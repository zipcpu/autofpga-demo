==> flow/design.v <==
`default_nettype	none
module	debouncer(i_clk, i_in, o_debounced);
	parameter	NIN=16+5, LGWAIT=17;
	input	wire			i_clk;
	input	wire	[(NIN-1):0]	i_in;
	output	reg	[(NIN-1):0]	o_debounced;
	reg			different, ztimer;
	reg	[(NIN-1):0]	r_in, q_in, r_last;
	reg	[(LGWAIT-1):0]	timer;
	initial	q_in = 0;
	initial	r_in = 0;
	initial	different = 0;
	always @(posedge i_clk)
		q_in <= i_in;
	always @(posedge i_clk)
		r_in <= q_in;
	always @(posedge i_clk)
		r_last <= r_in;
	initial	ztimer = 1'b1;
	initial	timer  = 0;
	always @(posedge i_clk)
		if ((ztimer)&&(different))
		begin
			timer  <= {(LGWAIT) {1'b1} };
			ztimer <= 1'b0;
		end else if (!ztimer)
		begin
			timer  <= timer - 1'b1;
			ztimer <= (timer[(LGWAIT-1):1] == 0);
		end else begin
			ztimer <= 1'b1;
			timer  <= 0;
		end
	always @(posedge i_clk)
		different <= ((different)&&(!ztimer))||(r_in != o_debounced);
	initial	o_debounced = { (NIN) {1'b0} };
	always @(posedge i_clk)
		if (ztimer)
			o_debounced <= r_last;
endmodule
`default_nettype none
module	spio(i_clk, i_wb_cyc, i_wb_stb, i_wb_we, i_wb_data, i_wb_sel,
		o_wb_stall, o_wb_ack, o_wb_data,
		i_sw, i_btn, o_led, o_int);
	parameter	NLEDS=8, NBTN=8, NSW=8;
	input	wire			i_clk;
	input	wire			i_wb_cyc, i_wb_stb, i_wb_we;
	input	wire	[31:0]		i_wb_data;
	input	wire	[3:0]		i_wb_sel;
	output	reg			o_wb_ack;
	output	wire			o_wb_stall;
	output	wire	[31:0]		o_wb_data;
	input	wire	[(NSW-1):0]	i_sw;
	input	wire	[(NBTN-1):0]	i_btn;
	output	reg	[(NLEDS-1):0]	o_led;
	output	reg			o_int;
	reg	[(8-1):0]	r_led;
	wire	[(8-1):0]	w_btn;
	reg	[(8-1):0]	r_sw;
	reg			sw_int;
	reg	[(NBTN-1):0]	last_btn;
	initial	r_led = 0;
	always @(posedge i_clk)
	if ((i_wb_stb)&&(i_wb_we)&&(i_wb_sel[0]))
	begin
		if (!i_wb_sel[1])
			r_led[NLEDS-1:0] <= i_wb_data[(NLEDS-1):0];
		else
			r_led[NLEDS-1:0] <= (r_led[NLEDS-1:0]&(~i_wb_data[(8+NLEDS-1):8]))
				|(i_wb_data[(NLEDS-1):0]&i_wb_data[(8+NLEDS-1):8]);
	end
	debouncer #(NBTN) thedebouncer(i_clk, i_btn, w_btn[(NBTN-1):0]);
	generate if (NBTN < 8)
		assign	w_btn[7:NBTN] = 0;
	endgenerate
	generate if (NSW > 0)
	begin
		reg	[2*NSW-1:0]	sw_pipe;
		initial	r_sw    = 0;
		initial	sw_pipe = 0;
		always @(posedge i_clk)
		begin
			r_sw <= 0;
			{ r_sw[NSW-1:0], sw_pipe } <= { sw_pipe, i_sw };
			sw_int <= (r_sw[NSW-1:0] != sw_pipe[2*NSW-1:NSW]);
		end
	end else begin
		always @(*)
			r_sw = 0;
	end endgenerate
	assign	o_wb_data = { 8'b0, r_sw, w_btn, r_led };
	always @(posedge i_clk)
		last_btn <= w_btn[(NBTN-1):0];
	initial	o_int = 0;
	always @(posedge i_clk)
		o_int <= sw_int || (|((w_btn[(NBTN-1):0])&(~last_btn)));
	always @(*)
		o_led = r_led;
	assign	o_wb_stall = 1'b0;
	initial	o_wb_ack = 1'b0;
	always @(posedge i_clk)
		o_wb_ack <= (i_wb_stb);
	wire	unused;
	assign	unused = &{ 1'b0, i_wb_cyc, i_wb_data, i_wb_sel[3:2] };
endmodule
## Tool chain data of spio

The steps from the RTL of spio to its reports follow in flow order.
Lines are those of the file above, counted from 1.
Operators carry their Yosys type and port widths (W data, S select, Z words).
Cell names lack the library's common part.
Not given: --

| design | value |
|---|---|
| top module | spio |
| clock port | i_clk |
| cell library | sky130hd |
| corner | tt_025C_1v80 |

## After elaboration

Counts by Yosys on the flattened word-level netlist (proc, flatten, opt, wreduce; memories kept). Register bits leave out memories and registers merged into their read ports (data or address); mux counts leave out enables and synchronous resets folded into registers. Print and check cells are left out. Cells with the same type and inputs are merged into one.

| operators by class | value |
|---|---|
| shift-type cells | 0 |
| muxes and demuxes | 3 |
| bitwise gates (word level) | 6 |
| multiply operators | 0 |
| add/sub/neg operators | 1 |
| equality and inequality tests | 2 |
| div/mod/pow operators | 0 |
| magnitude comparators | 0 |
| reduce/logical cells | 9 |

Operators with widths:

| kind | number |
|---|---|
| $and A8 B8 Y8 | 3 |
| $sub A17 B1 Y17 const B | 1 |
| $mux W17 | 1 |
| $logic_not A16 Y1 | 1 |
| $ne A8 B8 Y1 | 2 |
| $not A8 Y8 | 2 |
| $or A8 B8 Y8 | 1 |
| $reduce_or A8 Y1 | 1 |
| $mux W8 | 1 |
| $logic_and A1 B1 Y1 | 4 |
| $logic_or A1 B1 Y1 | 2 |
| $logic_not A1 Y1 | 1 |
| $mux W1 | 1 |

| word-level totals | value |
|---|---|
| input port bits | 56 |
| clocked read ports x word width | 0 |
| memory bits (read-only) | 0 |
| memories | 0 |
| latch bits | 0 |
| elaborated cells | 35 |
| bits in registers | 94 |
| bits in writable memories | 0 |

## Longest topological paths

Yosys ltp: most cells in a row. Word level: on the elaborated netlist, between registers, memories and ports. Mapped: between sequential cells and ports; inverters and the memories' decode and read muxes count.

| depth | value |
|---|---|
| depth after elaboration | 4 |
| ABC_AREA | 0 |
| mapped depth | 6 |
| gate-level depth less buffers | 6 |

## Mapped cells and area

Source: synth_stat.txt of the flow (Yosys; design flattened, memories mapped). It holds for the ABC_AREA given above (unset counts as 0); a run with the other value may have another netlist.
The area totals of this step are shown rounded.

Cells by type:

| type | number | total area (um^2) |
|---|---|---|
| dfxtp_1 | 78 | 1.56E+03 |
| edfxtp_1 | 16 | 480.461 |
| xor2_1 | 20 | 175.168 |
| buf_4 | 17 | 127.622 |
| o21a_1 | 10 | 75.072 |
| inv_1 | 19 | 71.318 |
| a21boi_0 | 8 | 60.058 |
| xnor2_1 | 6 | 52.55 |
| a21oi_1 | 10 | 50.048 |
| nor4_1 | 8 | 50.048 |
| o31a_1 | 5 | 43.792 |
| nand2_1 | 6 | 22.522 |
| nand3_1 | 4 | 20.019 |
| nor3_1 | 4 | 20.019 |
| nor2_1 | 5 | 18.768 |
| clkbuf_1 | 4 | 15.014 |
| o21ai_0 | 3 | 15.014 |
| or4_1 | 2 | 15.014 |

Not listed: further types 17, cells in them 19.

| mapped netlist | value |
|---|---|
| standard cells after synthesis | 244 |
| buffers | 21 |
| cell area after synthesis | 3030 um^2 |
| flip-flops | 94 |
| sequential part of the area | 2040 um^2 |

The figures by module come from a second, unflattened synthesis with its own total; it is not the netlist above.

| second synthesis, totals | value |
|---|---|
| cell total of the unflattened synthesis | 245 |
| area (unflattened synthesis) | 3040 um^2 |

Rows give one instance, submodules left out.

By module:

| module | area (um^2) | cells | seq. area (um^2) | instances |
|---|---|---|---|---|
| debouncer (NIN=8) | 1670 | 135 | 1100 | 1 |
| spio | 1380 | 110 | 941 | 1 |

## Path before layout

Source: OpenSTA report_checks on the synthesized netlist (no wires, ideal clock, input and output delay 20% of the period each), path of least setup slack; recovery checks are left aside. Register names are those of the netlist, which keeps one name where synthesis merged equal registers.

| timing path after synthesis | value |
|---|---|
| path kind | reg-to-reg |
| start | register thedebouncer.timer[8] |
| end | register thedebouncer.timer[16] |
| path buffers | 0 |
| path slack | 0.985 ns |
| delay of the path | 1.846 ns |
| period | 2.83 ns |
| time at the first pin | 0.000 ns |
| arrival time | 1.726 ns |
| driving pins on the path | 5 |
| period reached after synthesis | 1.845 ns |

"delay of the path" = arrival - input delay + setup time.
"driving pins on the path": output pins that drive a net of the path, with the launching flip-flop's if there is one; two outputs of one cell count as two.
"period reached after synthesis" is the clock period less the worst setup slack; recovery checks do not enter. This is arithmetic on one report: input and output delays are still those of the set period (20% each).
Between the ends stands the longest chain of elaborated cells between them, by number of cells; it is not shown to be the way that was timed. Of several equally long chains one is given.
A line is the first line of the expression or statement that the cell stems from. Yosys adds cells for indexed reads and writes and turns some case tables into memories.
A register here has more assigning lines than the two given.

| on the way, after synthesis | value |
|---|---|
| cell sequence | dfxtp_1 > or3_4 > or4_4 > o31a_1 > o31a_1 |
| cells in the longest elaborated chain | 2 |
| elaborated cells on any way between the ends | 2 |
| source lines of those cells | 2 |
| classes of those cells | add/sub: 1; mux: 1 |

RTL lines, path after synthesis:

| element | RTL line | text |
|---|---|---|
| from (decl) | 9 | `reg [(LGWAIT-1):0] timer;` |
| from (assign) | 24 | `timer <= {(LGWAIT) {1'b1} };` |
| from (assign) | 28 | `timer <= timer - 1'b1;` |
| $sub A17 B1 Y17 | 28 |  |
| $mux W17 | 26 | `end else if (!ztimer)` |
| to (assign) | 24 |  |
| to (assign) | 28 |  |
| to (decl) | 9 |  |

## Path in the finished layout

Path of least setup slack in the final report of flow run 1 (OpenROAD, finished layout, wires in). Where an end is a register, its clock arrival counts in the times.

| timing path after layout | value |
|---|---|
| path kind | reg-to-reg |
| start | register thedebouncer.timer[8] |
| end | register thedebouncer.timer[16] |
| path buffers | 0 |
| period | 2.22 ns |
| driving pins on the path | 5 |
| arrival time | 2.17 ns |
| path slack | 0.31 ns |
| time at the first pin | 0.35 ns |

Between the ends stands the longest chain of elaborated cells between them, by number of cells; it is not shown to be the way that was timed. Of several equally long chains one is given.
A register here has more assigning lines than the two given.

| on the way, after layout | value |
|---|---|
| cell sequence | dfxtp_2 > or3_4 > or4_4 > o31a_1 > o31a_1 |
| cells in the longest elaborated chain | 2 |
| elaborated cells on any way between the ends | 2 |
| source lines of those cells | 2 |
| classes of those cells | add/sub: 1; mux: 1 |

RTL lines, path after layout:

| element | RTL line | text |
|---|---|---|
| from (decl) | 9 | `reg [(LGWAIT-1):0] timer;` |
| from (assign) | 24 | `timer <= {(LGWAIT) {1'b1} };` |
| from (assign) | 28 | `timer <= timer - 1'b1;` |
| $sub A17 B1 Y17 | 28 |  |
| $mux W17 | 26 | `end else if (!ztimer)` |
| to (assign) | 24 |  |
| to (assign) | 28 |  |
| to (decl) | 9 |  |

Data sheet: physical implementation of spio

Top module spio; platform sky130hd; tools Yosys and OpenROAD; 2 stored runs in no particular order. Input and output delays are each 20% of the period that was set; the output load is 0.01 pF.
By "period reached" is meant the clock period of the run minus its worst setup slack. This is arithmetic on one report: input and output delays are still those of the set period (20% each).
"critical setup path time" means the part of the period allowed to the worst setup path (the constraints hold back 20% at inputs and 20% at outputs) less its slack; where the path has registers, the arrival times of their clocks count too.
By "total power after layout" is meant OpenSTA's value without simulated activity: inputs other than the clock are taken to toggle once in ten clock periods, and the tool carries that through the logic.
Values from the reports are rounded here.

## Flow run 1

==> flow/run.sh <==
#!/bin/bash
# the make line also repeats the synthesis and layout settings of config.mk as NAME=value (left out here)
make -C /OpenROAD-flow-scripts/flow DESIGN_CONFIG=/design/flow/config.mk WORK_HOME=/design/flow/orfs CLKGATE_MAP_FILE= finish
==> flow/config.mk <==
export PLATFORM = sky130hd
export DESIGN_NAME = spio
export DESIGN_NICKNAME = spio
export VERILOG_FILES = /design/flow/design.v
export SDC_FILE = /design/flow/constraint.sdc
export NUM_CORES = 4
export LEC_CHECK = 0
export ABC_AREA = 0
export CAP_MARGIN = 20
export CORE_ASPECT_RATIO = 1.14
export CORE_MARGIN = 2
export CORE_UTILIZATION = 66
export CTS_CLUSTER_SIZE = 13
export GPL_ROUTABILITY_DRIVEN = 0
export MAX_ROUTING_LAYER = met4
export PLACE_DENSITY_LB_ADDON = 0.18
export SETUP_SLACK_MARGIN = 0.27
export SLEW_MARGIN = 20
export TNS_END_PERCENT = 100
==> flow/constraint.sdc <==
create_clock -name core_clock -period 2.22 [get_ports {i_clk}]
set_input_delay 0.4440 -clock core_clock [delete_from_list [all_inputs] [get_ports {i_clk}]]
set_output_delay 0.4440 -clock core_clock [all_outputs]
set_load 0.01 [all_outputs]

| result of flow run 1 | value |
|---|---|
| chip area in the Yosys report | 3030 um^2 |
| full die area | 5140 um^2 |
| standard-cell area after routing | 3880 um^2 |
| utilization in the final report | 87.0 % |
| worst setup slack after layout | 0.305 ns |
| setup total negative slack | 0.000 ns |
| lowest hold slack | 0.337 ns |
| total power after layout | 2970 uW |
| period reached | 1.915 ns |
| critical setup path time | 1.91 ns |
| type of the worst setup path | reg-to-reg |

## Flow run 2

==> flow/run.sh <==
#!/bin/bash
# the make line also repeats the synthesis and layout settings of config.mk as NAME=value (left out here)
make -C /OpenROAD-flow-scripts/flow DESIGN_CONFIG=/design/flow/config.mk WORK_HOME=/design/flow/orfs CLKGATE_MAP_FILE= finish
==> flow/config.mk <==
export PLATFORM = sky130hd
export DESIGN_NAME = spio
export DESIGN_NICKNAME = spio
export VERILOG_FILES = /design/flow/design.v
export SDC_FILE = /design/flow/constraint.sdc
export NUM_CORES = 4
export LEC_CHECK = 0
export CAP_MARGIN = 20
export CORE_MARGIN = 2
export CORE_UTILIZATION = 40
export SLEW_MARGIN = 20
==> flow/constraint.sdc <==
create_clock -name core_clock -period 2.17 [get_ports {i_clk}]
set_input_delay 0.4340 -clock core_clock [delete_from_list [all_inputs] [get_ports {i_clk}]]
set_output_delay 0.4340 -clock core_clock [all_outputs]
set_load 0.01 [all_outputs]

| result of flow run 2 | value |
|---|---|
| chip area in the Yosys report | 3030 um^2 |
| full die area | 8280 um^2 |
| standard-cell area after routing | 3960 um^2 |
| utilization in the final report | 54.4 % |
| worst setup slack after layout | 0.249 ns |
| setup total negative slack | 0.000 ns |
| lowest hold slack | 0.331 ns |
| total power after layout | 3150 uW |
| period reached | 1.921 ns |
| critical setup path time | 1.92 ns |
| type of the worst setup path | reg-to-reg |
