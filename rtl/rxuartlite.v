==> flow/design.v <==
`default_nettype	none
module rxuartlite #(
		parameter			TIMER_BITS = 10,
		parameter  [(TIMER_BITS-1):0]	CLOCKS_PER_BAUD = 868,	 
		localparam			TB = TIMER_BITS,
		localparam [3:0]	RXUL_BIT_ZERO  = 4'h0,
		localparam [3:0]	RXUL_BIT_ONE   = 4'h1,
		localparam [3:0]	RXUL_BIT_TWO   = 4'h2,
		localparam [3:0]	RXUL_BIT_THREE = 4'h3,
		localparam [3:0]	RXUL_BIT_FOUR  = 4'h4,
		localparam [3:0]	RXUL_BIT_FIVE  = 4'h5,
		localparam [3:0]	RXUL_BIT_SIX   = 4'h6,
		localparam [3:0]	RXUL_BIT_SEVEN = 4'h7,
		localparam [3:0]	RXUL_STOP      = 4'h8,
		localparam [3:0]	RXUL_WAIT      = 4'h9,
		localparam [3:0]	RXUL_IDLE      = 4'hf
	) (
		input	wire		i_clk,
		input	wire		i_uart_rx,
		output	reg		o_wr,
		output	reg	[7:0]	o_data
	);
	wire	[(TB-1):0]	half_baud;
	reg	[3:0]		state;
	assign	half_baud = { 1'b0, CLOCKS_PER_BAUD[(TB-1):1] };
	reg	[(TB-1):0]	baud_counter;
	reg			zero_baud_counter;
	reg			q_uart, qq_uart, ck_uart;
	reg	[(TB-1):0]	chg_counter;
	reg			half_baud_time;
	reg	[7:0]		data_reg;
	initial	q_uart  = 1'b1;
	initial	qq_uart = 1'b1;
	initial	ck_uart = 1'b1;
	always @(posedge i_clk)
		{ ck_uart, qq_uart, q_uart } <= { qq_uart, q_uart, i_uart_rx };
	initial	chg_counter = {(TB){1'b1}};
	always @(posedge i_clk)
	if (qq_uart != ck_uart)
		chg_counter <= 0;
	else if (chg_counter != { (TB){1'b1} })
		chg_counter <= chg_counter + 1;
	initial	half_baud_time = 0;
	always @(posedge i_clk)
		half_baud_time <= (!ck_uart)&&(chg_counter >= half_baud-1'b1-1'b1);
	initial	state = RXUL_IDLE;
	always @(posedge i_clk)
	if (state == RXUL_IDLE)
	begin  
		state <= RXUL_IDLE;
		if ((!ck_uart)&&(half_baud_time))
			state <= RXUL_BIT_ZERO;
	end else if ((state >= RXUL_WAIT)&&(ck_uart))
		state <= RXUL_IDLE;
	else if (zero_baud_counter)
	begin
		if (state <= RXUL_STOP)
			state <= state + 1;
	end
	always @(posedge i_clk)
	if ((zero_baud_counter)&&(state != RXUL_STOP))
		data_reg <= { qq_uart, data_reg[7:1] };
	initial	o_wr = 1'b0;
	initial	o_data = 8'h00;
	always @(posedge i_clk)
	if ((zero_baud_counter)&&(state == RXUL_STOP)&&(ck_uart))
	begin
		o_wr   <= 1'b1;
		o_data <= data_reg;
	end else
		o_wr   <= 1'b0;
	initial	baud_counter = 0;
	always @(posedge i_clk)
	if (((state==RXUL_IDLE))&&(!ck_uart)&&(half_baud_time))
		baud_counter <= CLOCKS_PER_BAUD-1'b1;
	else if (state == RXUL_WAIT)
		baud_counter <= 0;
	else if ((zero_baud_counter)&&(state < RXUL_STOP))
		baud_counter <= CLOCKS_PER_BAUD-1'b1;
	else if (!zero_baud_counter)
		baud_counter <= baud_counter-1'b1;
	initial	zero_baud_counter = 1'b1;
	always @(posedge i_clk)
	if ((state == RXUL_IDLE)&&(!ck_uart)&&(half_baud_time))
		zero_baud_counter <= 1'b0;
	else if (state == RXUL_WAIT)
		zero_baud_counter <= 1'b1;
	else if ((zero_baud_counter)&&(state < RXUL_STOP))
		zero_baud_counter <= 1'b0;
	else if (baud_counter == 1)
		zero_baud_counter <= 1'b1;
endmodule
# From RTL to reports: rxuartlite

Tool output for the design above, in the order of the flow.
Lines are those of the file above, counted from 1.
Library cell names are shortened.
The mark - stands for no value.

Top module: rxuartlite
Clock: i_clk
Standard-cell library: sky130hd
Corner: tt_025C_1v80

# Elaborated design

Source: Yosys, flattened and elaborated, memories not mapped. Widths are those after wreduce. Registers that Yosys merges into a memory's read port (data or address) are not register bits. Print and check cells do not count. Equal cells are merged and count once.

Multiplexer cells: 12
Reductions and logical operators: 15
Eq/ne operators: 8
Add/subtract/negate cells: 3
Magnitude comparators: 4

Operator list:

| kind                                                        | number |
| 2-to-1 mux 10 bit                                           | 3 |
| 2-to-1 mux 4 bit                                            | 5 |
| equality test 4 bit with constant B                         | 3 |
| adder 10 x 1 -> 10 bit with constant B                      | 1 |
| subtractor 10 x 1 -> 10 bit with constant B                 | 1 |
| equality test 10 x 1 -> 1 bit with constant B               | 1 |
| != test 10 bit with constant B                              | 1 |
| greater-or-equal comparator 10 x 9 -> 1 bit with constant B | 1 |
| logical AND 1 bit                                           | 9 |
| nonzero test 3 bit                                          | 3 |
| adder 4 x 1 -> 4 bit with constant B                        | 1 |
| greater-or-equal comparator 4 bit with constant B           | 1 |
| less-or-equal comparator 4 bit with constant B              | 1 |
| less-than comparator 4 bit with constant B                  | 1 |
| != test 4 bit with constant B                               | 1 |
| 2-to-1 mux 1 bit                                            | 4 |
| != test 3 x 1 -> 1 bit with constant B                      | 1 |
| OR reduction 3 bit                                          | 1 |
| AND reduction 2 bit                                         | 1 |
| != test 1 bit                                               | 1 |
| zero test 1 bit                                             | 1 |

Bits of input ports: 2
Output and inout port bits: 9
Register bits: 46

# Depth

Yosys ltp: most cells in a row. Word level: on the elaborated netlist, between registers, memories and ports. Mapped: between sequential cells and ports; inverters and the memories' decode and read muxes count.

Depth in word-level cells: 5
ABC_AREA: 0
Gate-level depth with buffers: 6

# Mapped cells and area

The flow's flattened synthesis, as Yosys stat reports it; memories are mapped. The netlist is that of the ABC_AREA named above (0 if unset); the other value can give another one.
The area totals of this step are shown rounded.

Cell types:

| cell type | number | area in all (sq um) |
| edfxtp_1  | 20     | 600.576 |
| dfxtp_1   | 26     | 520.499 |
| ha_1      | 8      | 100.096 |
| nor2_1    | 24     | 90.086 |
| a21oi_1   | 15     | 75.072 |
| inv_1     | 16     | 60.058 |
| xnor2_1   | 6      | 52.55 |
| nor3_1    | 8      | 40.038 |
| nand2_1   | 10     | 37.536 |
| nand3_1   | 7      | 35.034 |
| nor4_4    | 1      | 21.27 |
| mux2i_1   | 2      | 20.019 |
| nor2b_1   | 3      | 18.768 |
| nor4_1    | 3      | 18.768 |
| o22ai_1   | 3      | 18.768 |
| or3_1     | 3      | 18.768 |
| o31a_1    | 2      | 17.517 |
| xor2_1    | 2      | 17.517 |

Not listed: further types 22, cells in them 33.

Mapped area: 2000 sq um
Buffers: 4
Cell count: 192
Flip-flops: 46

# Timing after synthesis

Source: OpenSTA report_checks on the synthesized netlist (no wires, ideal clock, input and output delay 20% of the period each), path of least setup slack; recovery checks are left aside. Register names are those of the netlist, which keeps one name where synthesis merged equal registers.

Kind: register -> register
Start: register state[0]
End: register o_data[0]
Data required time: 3.427 ns
Path buffers: 0
Stages on the path: 6
Arrival time: 1.413 ns
Delay of the path: 1.786 ns
Clock period: 3.8 ns
Path slack: 2.014 ns
Synthesis period reached: 1.786 ns

"delay of the path" is the arrival time less input delay plus setup time.
"stages on the path" counts driving pins, that of a launching flip-flop among them; a cell with two outputs on the path counts twice.
"synthesis period reached" = period - worst setup slack (recovery checks aside). The figure is calculated, with input and output delays left at 20% of the set period.
The rows between start and end are the longest chain of elaborated cells between them; the timing report does not say that the signal goes this way. Where chains are equally long, one stands for them.
A line is the first line of the expression or statement that the cell stems from. Yosys adds cells for indexed reads and writes and turns some case tables into memories.
A register here has more assigning lines than the two given.

Cells stage by stage: edfxtp_1 > inv_1 > ha_1 > inv_1 > or3_1 > nor2_1
Cells in the longest elaborated chain: 3
Elaborated cells between the ends (all ways): 3
Source lines of those cells: 1
Those cells by class: 1 x eq/ne; 2 x reduce/logical

Ends and longest elaborated chain, after synthesis:

| what                 | RTL line | source |
| start, declared      | 24       | `reg [3:0] state;` |
| start, assigned      | 50       | `state <= RXUL_IDLE;` |
| start, assigned      | 58       | `state <= state + 1;` |
| equality test 4 bit  | 66       | `if ((zero_baud_counter)&&(state == RXUL_STOP)&&(ck_uart))` |
| logical AND 1 bit x2 | 66       |  |
| end, assigned        | 69       | `o_data <= data_reg;` |
| end, declared        | 21       | `output reg [7:0] o_data` |

# Path in the finished layout

Path of least setup slack in the final report of run 1 (OpenROAD, finished layout, wires in). Where an end is a register, its clock arrival counts in the times.

Kind: register -> register
Start: register baud_counter[0]
End: register baud_counter[9]
Clock period: 1.74 ns
Path slack: 0.00 ns
Data required time: 2.00 ns
Stages on the path: 5
Path buffers: 0
Arrival time: 2.00 ns

The rows between start and end are the longest chain of elaborated cells between them; the timing report does not say that the signal goes this way. Where chains are equally long, one stands for them.
A register here has more assigning lines than the two given.

Cells stage by stage: dfxtp_2 > or4_1 > o31a_1 > o32ai_2 > nand2_1
Cells in the longest elaborated chain: 4
Elaborated cells between the ends (all ways): 4
Source lines of those cells: 4
Those cells by class: 1 x add/sub; 3 x mux

Ends and longest elaborated chain, after layout:

| what                        | RTL line | source |
| start, declared             | 26       | `reg [(TB-1):0] baud_counter;` |
| start, assigned             | 75       | `baud_counter <= CLOCKS_PER_BAUD-1'b1;` |
| start, assigned             | 79       | `baud_counter <= CLOCKS_PER_BAUD-1'b1;` |
| subtractor 10 x 1 -> 10 bit | 81       | `baud_counter <= baud_counter-1'b1;` |
| 2-to-1 mux 10 bit           | 80       | `else if (!zero_baud_counter)` |
| 2-to-1 mux 10 bit           | 78       | `else if ((zero_baud_counter)&&(state < RXUL_STOP))` |
| 2-to-1 mux 10 bit           | 76       | `else if (state == RXUL_WAIT)` |
| end, assigned               | 75       |  |
| end, assigned               | 79       |  |
| end, declared               | 26       |  |

Subject: rxuartlite on sky130hd, stored results

Hello all,

Record of 2 stored runs of the RTL-to-layout flow on rxuartlite, platform sky130hd. The runs are unordered. Constraints: input delay and output delay 20% of the set period each, output load 0.01 pF.
"achieved period" = clock period - worst setup slack. The figure is calculated, with input and output delays left at 20% of the set period.
"worst setup path time" means the part of the period allowed to the worst setup path (the constraints hold back 20% at inputs and 20% at outputs) less its slack; where the path has registers, the arrival times of their clocks count too.
"total power of the final layout" is the tool's figure for a default switching activity; nothing was simulated.
The results are shown rounded.
Settings: . = not set for that run.

| name                                                      | run 1                | run 2                |
| period_ns                                                 | 1.74                 | 2.33                 |
| CORE_UTILIZATION                                          | 64                   | 48                   |
| CORE_ASPECT_RATIO                                         | 1.24                 | .                    |
| CORE_MARGIN                                               | 6                    | 2                    |
| GPL_TIMING_DRIVEN                                         | 0                    | 0                    |
| GPL_ROUTABILITY_DRIVEN                                    | 0                    | .                    |
| CTS_CLUSTER_DIAMETER                                      | 290                  | 256                  |
| SLEW_MARGIN                                               | 35                   | 20                   |
| CAP_MARGIN                                                | 20                   | 35                   |
| PLACE_DENSITY_LB_ADDON                                    | .                    | 0.24                 |
| HOLD_SLACK_MARGIN                                         | .                    | 0.12                 |
| CELL_PAD_IN_SITES_GLOBAL_PLACEMENT                        | .                    | 1                    |
| CELL_PAD_IN_SITES_DETAIL_PLACEMENT                        | .                    | 2                    |
| TNS_END_PERCENT                                           | .                    | 75                   |
| CTS_CLUSTER_SIZE                                          | .                    | 68                   |
| MAX_ROUTING_LAYER                                         | .                    | met4                 |
| worst setup path time (ns)                                | 1.74                 | 2.11                 |
| worst setup path kind                                     | register -> register | register -> register |
| utilization after layout (%)                              | 76                   | 57                   |
| area inside the die boundary (sq um)                      | 4600                 | 4700                 |
| worst hold slack after layout (ns)                        | 0.34                 | 0.35                 |
| area of the standard cells in the finished layout (sq um) | 2200                 | 2300                 |
| cell area after synthesis (sq um)                         | 2000                 | 2000                 |
| achieved period (ns)                                      | 1.743                | 2.114                |
| setup TNS (ns)                                            | -0.003               | 0.000                |
| worst setup slack after layout (ns)                       | -0.003               | 0.22                 |
| total power of the final layout (µW)                      | 3400                 | 3000                 |

Thanks
